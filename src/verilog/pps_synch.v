==> flow/design.v <==
module pps_synch(
	input		clk,
	input	[2:0]	pps,
	input	[2:0]	pps_sel,
	input		sysref,
	input	[31:0]	load_secs,
	input	[31:0]	load_ns,
	input	[7:0]	load_subns,
	input	[5:0]	ns_per_clk,
	input	[7:0]	subns_per_clk,
	input	[31:0]	delay_ns,
	input	[3:0]	mode,
	input	[2:0]	sanity_mode,
	input	[15:0]	lockout_ns,
	input	[31:0]	rollover_thresh_ns,
	input	[1:0]	capture_mode,
	output	[31:0]	captured_secs,
	output	[31:0]	captured_ns,
	output	[7:0]	captured_subns,
	output		captured,
	output	[31:0]	secs,
	output	[31:0]	ns,
	output	[7:0]	subns,
	output		running,
	output  [63:0]  timestamp_us,
	output          timestamp_valid
);
	reg	   started;
	reg [3:0]  mode_r;
	reg [1:0]  capture_mode_r;
	reg [2:0]  sanity_mode_r;
	reg [5:0]  ns_per_clk_r;
	reg [7:0]  subns_per_clk_r;
	reg [31:0] delay_ns_r;
	reg [31:0] rollover_thresh_ns_r;
	reg [15:0] lockout_ns_r;
	reg resync;
	assign running = started;
	reg [31:0] secs_r;
	reg [39:0] ns_r;
	reg [39:0] ns_r_pipe;
	reg [39:0] delay;
	assign secs = secs_r;
	assign ns = ns_r[39:8];
	assign subns = ns_r[7:0];
	reg captured_r;
	reg [31:0] captured_secs_r;
	reg [31:0] captured_ns_r;
	reg [7:0]  captured_subns_r;
	assign captured = captured_r;
	assign captured_secs = captured_secs_r;
	assign captured_ns = captured_ns_r;
	assign captured_subns = captured_subns_r;
	reg pps_internal;
	reg last_pps;
	reg last_pps_ext;
	reg sysref_internal;
	reg last_sysref;
	timestamptous tstous (clk, secs, ns, subns, started, timestamp_valid, timestamp_us);
	always @(posedge clk) begin
		mode_r <= mode;
		sanity_mode_r <= sanity_mode;
		ns_per_clk_r <= ns_per_clk;
		subns_per_clk_r <= subns_per_clk;
		capture_mode_r <= capture_mode;
		delay_ns_r <= delay_ns;
		rollover_thresh_ns_r <= rollover_thresh_ns;
		lockout_ns_r <= lockout_ns;
		sysref_internal <= sysref;
		last_pps <= pps_internal;
		last_sysref <= sysref_internal;
		last_pps_ext <= |(pps & pps_sel);
		if (pps_internal) pps_internal <= 0;
		if (last_pps_ext == 0 && (|(pps & pps_sel)) == 1) begin
			if (delay_ns_r != 0)
				delay <= delay + {26'b0, ns_per_clk_r, subns_per_clk_r};
			else pps_internal <= 1;
		end
		if (delay != 0) delay <= delay + {26'b0, ns_per_clk_r, subns_per_clk_r};
		if (delay[39:8] >= delay_ns_r && delay_ns_r != 0) begin
			pps_internal <= 1;
			delay <= 0;
		end
		if (captured_r == 0 && capture_mode_r == 1) begin
			if (pps_internal == 1 && last_pps == 0) begin
				captured_r <= 1;
				captured_secs_r <= secs_r;
				captured_ns_r <= ns_r[39:8];
				captured_subns_r <= ns_r[7:0];
			end
		end
		if (captured_r == 0 && capture_mode_r == 2) begin
			if (sysref_internal == 1 && last_sysref == 0) begin
				captured_r <= 1;
				captured_secs_r <= secs_r;
				captured_ns_r <= ns_r[39:8];
				captured_subns_r <= ns_r[7:0];
			end
		end
		if (captured_r == 1 && capture_mode_r == 0) captured_r <= 0;
		if (started == 1) begin
			ns_r <= ns_r + {26'b0, ns_per_clk_r, subns_per_clk_r};
			ns_r_pipe <= ns_r +
				{25'b0, ns_per_clk_r, subns_per_clk_r, 1'b0};
			if (mode_r == 1 || mode_r == 2 || mode_r == 5) begin
				if (ns_r_pipe >= 1000*1000*1000*256) begin
					ns_r <= 0;
					secs_r <= secs_r + 1;
					ns_r_pipe <= 0;
				end
			end
			else begin
				if (pps_internal == 1 && last_pps == 0) begin
					if (ns_r_pipe[39:8] < lockout_ns_r & sanity_mode_r[0]) begin
						resync <= sanity_mode_r[2];
					end
					else if (ns_r_pipe[39:8] >= rollover_thresh_ns_r & ~resync & sanity_mode_r[1]) begin
						ns_r <= 0;
						secs_r <= secs_r + 1;
						ns_r_pipe <= 0;
					end else begin
						resync <= 0;
						ns_r <= 0;
						secs_r <= secs_r + 1;
					end
				end
			end
		end
		if (started == 0) begin
			case (mode_r)
				1: begin
					started <= 1;
					secs_r <= load_secs;
					ns_r <= {load_ns, load_subns};
				end
				2,
			        3: begin
					started <= pps_internal;
					secs_r <= load_secs;
					ns_r <= {load_ns, load_subns};
				end
				4,
				5: begin
					started <= sysref_internal & ~last_sysref;
					secs_r <= load_secs;
					ns_r <= {load_ns, load_subns};
				end
			endcase
		end
		if (started == 1 && mode == 0) started <= 0;
	end
endmodule
module timestamptous(
    input       clk,
    input   [31:0]  secs,
    input   [31:0]  ns,
    input   [7:0]   subns,
    input           started,
    output          valid,
    output  [63:0]  us
);
    reg     [63:0]  us_oreg;
    reg     [63:0]  us_holdreg;
    reg     [63:0]  us_sumreg;
    reg     [5:0]   validdly;
    wire    [31:0]  div_manual;
    wire    [63:0]  ns_pad;
    wire    [63:0]  secs_pad;
    reg     [63:0]  ns_d0_l0;
    reg     [63:0]  ns_d0_l1;
    reg     [63:0]  ns_d0_l2;
    reg     [63:0]  ns_d0_l3;
    reg     [63:0]  ns_d0_l4;
    reg     [63:0]  ns_d1_l0;
    reg     [63:0]  ns_d1_l1;
    reg     [63:0]  ns_d1_l2;
    reg     [63:0]  ns_d2_l0;
    reg     [63:0]  ns_d2_l1;
    reg     [63:0]  ns_d3;
    reg     [63:0]  secs_d0_l0;
    reg     [63:0]  secs_d0_l1;
    reg     [63:0]  secs_d0_l2;
    reg     [63:0]  secs_d0_l3;
    reg     [63:0]  secs_d1_l0;
    reg     [63:0]  secs_d1_l1;
    reg     [63:0]  secs_d2;
    reg     [63:0]  secs_d3;
    assign us = us_oreg;
    assign valid = validdly[5];
    assign ns_pad = {ns, subns, 24'b0};
    assign secs_pad = {32'b0, secs};
    always @(posedge clk) begin
        us_oreg <= us_holdreg;
        us_sumreg <= secs_d3 + ns_d3;
        if (us_sumreg > us_holdreg) us_holdreg <= us_sumreg;
        ns_d0_l0 <= (ns_pad >> 10) + (ns_pad >> 16);
        ns_d0_l1 <= (ns_pad >> 17) + (ns_pad >> 21);
        ns_d0_l2 <= (ns_pad >> 24) + (ns_pad >> 27);
        ns_d0_l3 <= (ns_pad >> 28) + (ns_pad >> 30);
        ns_d0_l4 <= (ns_pad >> 31) + (ns_pad >> 32);
        ns_d1_l0 <= ns_d0_l1 + ns_d0_l4;
        ns_d1_l1 <= ns_d0_l2 + ns_d0_l3;
        ns_d1_l2 <= ns_d0_l0;
        ns_d2_l0 <= ns_d1_l2 + ns_d1_l0;
        ns_d2_l1 <= ns_d1_l1;
        ns_d3 <= (ns_d2_l0 + ns_d2_l1) >> 32;
        secs_d0_l0 <= (secs_pad << 19) + (secs_pad << 18);
        secs_d0_l1 <= (secs_pad << 17) + (secs_pad << 16);
        secs_d0_l2 <= (secs_pad << 14) + (secs_pad << 9);
        secs_d0_l3 <= (secs_pad << 6);
        secs_d1_l0 <= secs_d0_l0 + secs_d0_l2;
        secs_d1_l1 <= secs_d0_l1 + secs_d0_l3;
        secs_d2 <= secs_d1_l0 + secs_d1_l1;
        secs_d3 <= secs_d2;
        validdly[5] <= validdly[4];
        validdly[4] <= validdly[3];
        validdly[3] <= validdly[2];
        validdly[2] <= validdly[1];
        validdly[1] <= validdly[0];
        validdly[0] <= started;
    end
endmodule
Tool chain data of pps_synch
What the tools print for pps_synch, step after step.
Line numbers count from 1 in the design file above.
Cell names lack the library's common part.
The mark - stands for no value.

design
  top = pps_synch
  clock port = clk
  cell library = sky130hd
  timing corner = tt_025C_1v80

Word level
Source: Yosys, flattened and elaborated, memories not mapped. Widths are those after wreduce. Registers that Yosys merges into a memory's read port (data or address) are not register bits. Print and check cells do not count.

bit counts
  register bits after elaboration = 1642
  word-level cells = 158
  bits of input ports = 183

cells by class
  reduce/logical cells = 23
  bitwise gates (word level) = 11
  $add $sub $neg = 20
  mux-type cells = 44
  magnitude comparators = 5
  eq/ne operators = 9

operator list
  operator                                                count
  2-to-1 mux 40 bit                                       15
  2-to-1 mux 32 bit                                       15
  adder 64 bit                                            5
  adder 40 x 14 -> 40 bit                                 2
  >= comparator 32 bit                                    2
  adder 64 x 32 -> 64 bit                                 1
  greater-than comparator 64 bit                          1
  adder 54 x 48 -> 55 bit                                 1
  adder 52 x 47 -> 53 bit                                 1
  adder 51 x 50 -> 52 bit                                 1
  adder 50 x 38 -> 51 bit                                 1
  adder 49 x 48 -> 50 bit                                 1
  adder 47 x 43 -> 48 bit                                 1
  adder 46 x 41 -> 47 bit                                 1
  adder 40 x 37 -> 41 bit                                 1
  adder 40 x 15 -> 40 bit                                 1
  >= comparator 40 x 38 -> 1 bit (second input constant)  1
  nonzero test 40 bit                                     1
  adder 36 x 34 -> 37 bit                                 1
  adder 33 x 32 -> 34 bit                                 1
  adder 32 x 1 -> 32 bit (second input constant)          1
  < comparator 32 x 16 -> 1 bit                           1
  nonzero test 32 bit                                     1
  2-to-1 mux 8 bit                                        4
  2-to-1 mux 1 bit                                        9
  logical AND 1 bit                                       8
  equality test 4 x 2 -> 1 bit (second input constant)    2
  equality test 4 x 3 -> 1 bit (second input constant)    2

Other operator kinds: 18; their cells: 30.

Longest topological paths
Yosys ltp: most cells in a row. Word level: on the elaborated netlist, between registers, memories and ports. Mapped: between sequential cells and ports; inverters and the memories' decode and read muxes count.

depth
  depth after elaboration = 8
  ABC_AREA = 0
  mapped depth = 15

Synthesis result
The flow's flattened synthesis, as Yosys stat reports it; memories are mapped. The netlist is that of the ABC_AREA named above (0 if unset); the other value can give another one.

synthesis totals
  cell area after synthesis = 0.0603091 mm^2
  area of sequential cells = 0.0256446 mm^2
  cell count = 6192
  flip-flops = 1237
  buffers = 98

cells by type
  cell      count
  dfxtp_1   1149
  ha_1      671
  xnor2_1   405
  edfxtp_1  88
  a21oi_1   507
  a21o_1    314
  xor2_1    207
  nor2_1    368
  nand2_1   363
  o21ai_0   262
  inv_1     328
  mux2_2    72
  nand3_1   147
  and3_1    106
  nor2b_1   99
  o21a_1    76
  nand2b_1  84
  nand4_1   78

Not listed: further types 74, cells in them 868.
The figures by module come from a second, unflattened synthesis with its own total; it is not the netlist above.

unflattened totals
  cells (unflattened synthesis) = 6299
  area total of the unflattened synthesis = 0.0611161 mm^2

Rows give one instance, submodules left out.

by module
  module         instances  cells  area (mm^2)  sequential area (mm^2)
  timestamptous  1          4680   0.0455199    0.018768
  pps_synch      1          1619   0.0155962    0.0068766

Worst setup path after synthesis
Source: OpenSTA report_checks on the synthesized netlist (no wires, ideal clock, input and output delay 20% of the period each), path of least setup slack; recovery checks are left aside. Register names are those of the netlist, which keeps one name where synthesis merged equal registers.

path post-synthesis
  kind = register -> register
  from = reg tstous.us_holdreg[41]
  to = reg tstous.us_holdreg[0]
  stages = 14
  delay of the path = 5.965 ns
  time at the first pin = 0.000 ns
  data arrival time = 5.421 ns
  slack = 0.385 ns
  period = 6.35 ns
  required time = 5.806 ns
  period reached after synthesis = 5.965 ns

"delay of the path" is the arrival time less input delay plus setup time.
"stages" counts driving pins, that of a launching flip-flop among them; a cell with two outputs on the path counts twice.
"period reached after synthesis" = period - worst setup slack (recovery checks aside). The figure is calculated, with input and output delays left at 20% of the set period.
Between the ends stands the longest chain of elaborated cells between them, by number of cells; it is not shown to be the way that was timed. Of several equally long chains one is given.
A line is the first line of the expression or statement that the cell stems from. Yosys adds cells for indexed reads and writes and turns some case tables into memories.

on the way, post-synthesis
  cell sequence = edfxtp_1 -> inv_1 -> ha_1 -> a21o_1 -> a21o_1 -> a21o_1 -> a21oi_1 -> nor2b_1 -> o21ai_0 -> nand2b_1 -> a21oi_1 -> o32ai_1 -> a211oi_1 -> o21ai_0
  cells in the longest elaborated chain = 1
  elaborated cells on any way between the ends = 1
  classes of those cells = compare (1)

RTL lines, path post-synthesis
  what                            RTL line  RTL
  start: declaration              163       reg     [63:0]  us_holdreg;
  start: assignment               195       if (us_sumreg > us_holdreg) us_holdreg <= us_sumreg;
  greater-than comparator 64 bit  195
  end: assignment                 195
  end: declaration                163

Timing after layout
Path of least setup slack in the final report of record 1 (OpenROAD, finished layout, wires in). Where an end is a register, its clock arrival counts in the times.

path after layout
  kind = register -> output
  from = reg secs_r[3]
  to = out secs[3]
  data arrival time = 2.29 ns
  period = 10.8 ns
  stages = 2
  time at the first pin = 0.80 ns
  required time = 8.64 ns
  slack = 6.35 ns
  output delay = 2.16 ns

At most two assigning lines are given for a register; there are more.

on the way, after layout
  cell sequence = dfxtp_1 -> clkdlybuf4s50_1
  cells in the longest elaborated chain = 0
  elaborated cells on any way between the ends = 0

RTL lines, path after layout
  what                RTL line  RTL
  start: declaration  39        reg [31:0] secs_r;
  start: assignment   108       secs_r <= secs_r + 1;
  start: assignment   119       secs_r <= secs_r + 1;
  end: declaration    21        output [31:0] secs,

Wiki page: pps_synch / flow data

Measured data: module pps_synch, platform sky130hd, 2 stored runs of the flow under differing settings, order arbitrary. Input and output delays are each 20% of the period that was set; the output load is 0.01 pF.
"period achieved" is the run's clock period less its worst setup slack. It is reckoned from that one timing run; input and output delays stay at 20% of the period that was set.
"critical path time" = time allowed to the worst setup path (clock period - input delay - output delay, where it has them) - its slack; a late launch clock adds to it, a late capture clock takes from it.
"total power of the final layout" rests on the timing tool's default activity at the inputs, not on a simulated workload.
Among the settings, n/a means not set for that run.

name                                    record 1            record 2
period_ns                               10.8                5.45
CORE_UTILIZATION                        26                  41
SETUP_SLACK_MARGIN                      1.5                 0.57
PLACE_DENSITY                           0.58                n/a
CELL_PAD_IN_SITES_GLOBAL_PLACEMENT      2                   n/a
TNS_END_PERCENT                         15                  n/a
CTS_CLUSTER_DIAMETER                    374                 n/a
CAP_MARGIN                              5                   30
SLEW_MARGIN                             10                  20
MIN_ROUTING_LAYER                       met1                n/a
CORE_MARGIN                             2                   2
HOLD_SLACK_MARGIN                       n/a                 0.08
ABC_AREA                                n/a                 0
GPL_TIMING_DRIVEN                       n/a                 1
MAX_ROUTING_LAYER                       n/a                 met4
period achieved (ns)                    4.455               4.207
area inside the die boundary (mm^2)     0.235827            0.15018
total negative slack (ns)               0.000               0.000
utilization after routing               0.32                0.492
total power of the final layout (µW)    28581               55298
area of the synthesized netlist (mm^2)  0.0603091           0.0603091
worst setup slack after layout (ns)     6.345               1.243
standard-cell area after layout (mm^2)  0.0736106           0.0717801
smallest hold slack (ns)                0.322               0.308
critical path time (ns)                 2.29                4.21
critical path type                      register -> output  register -> register
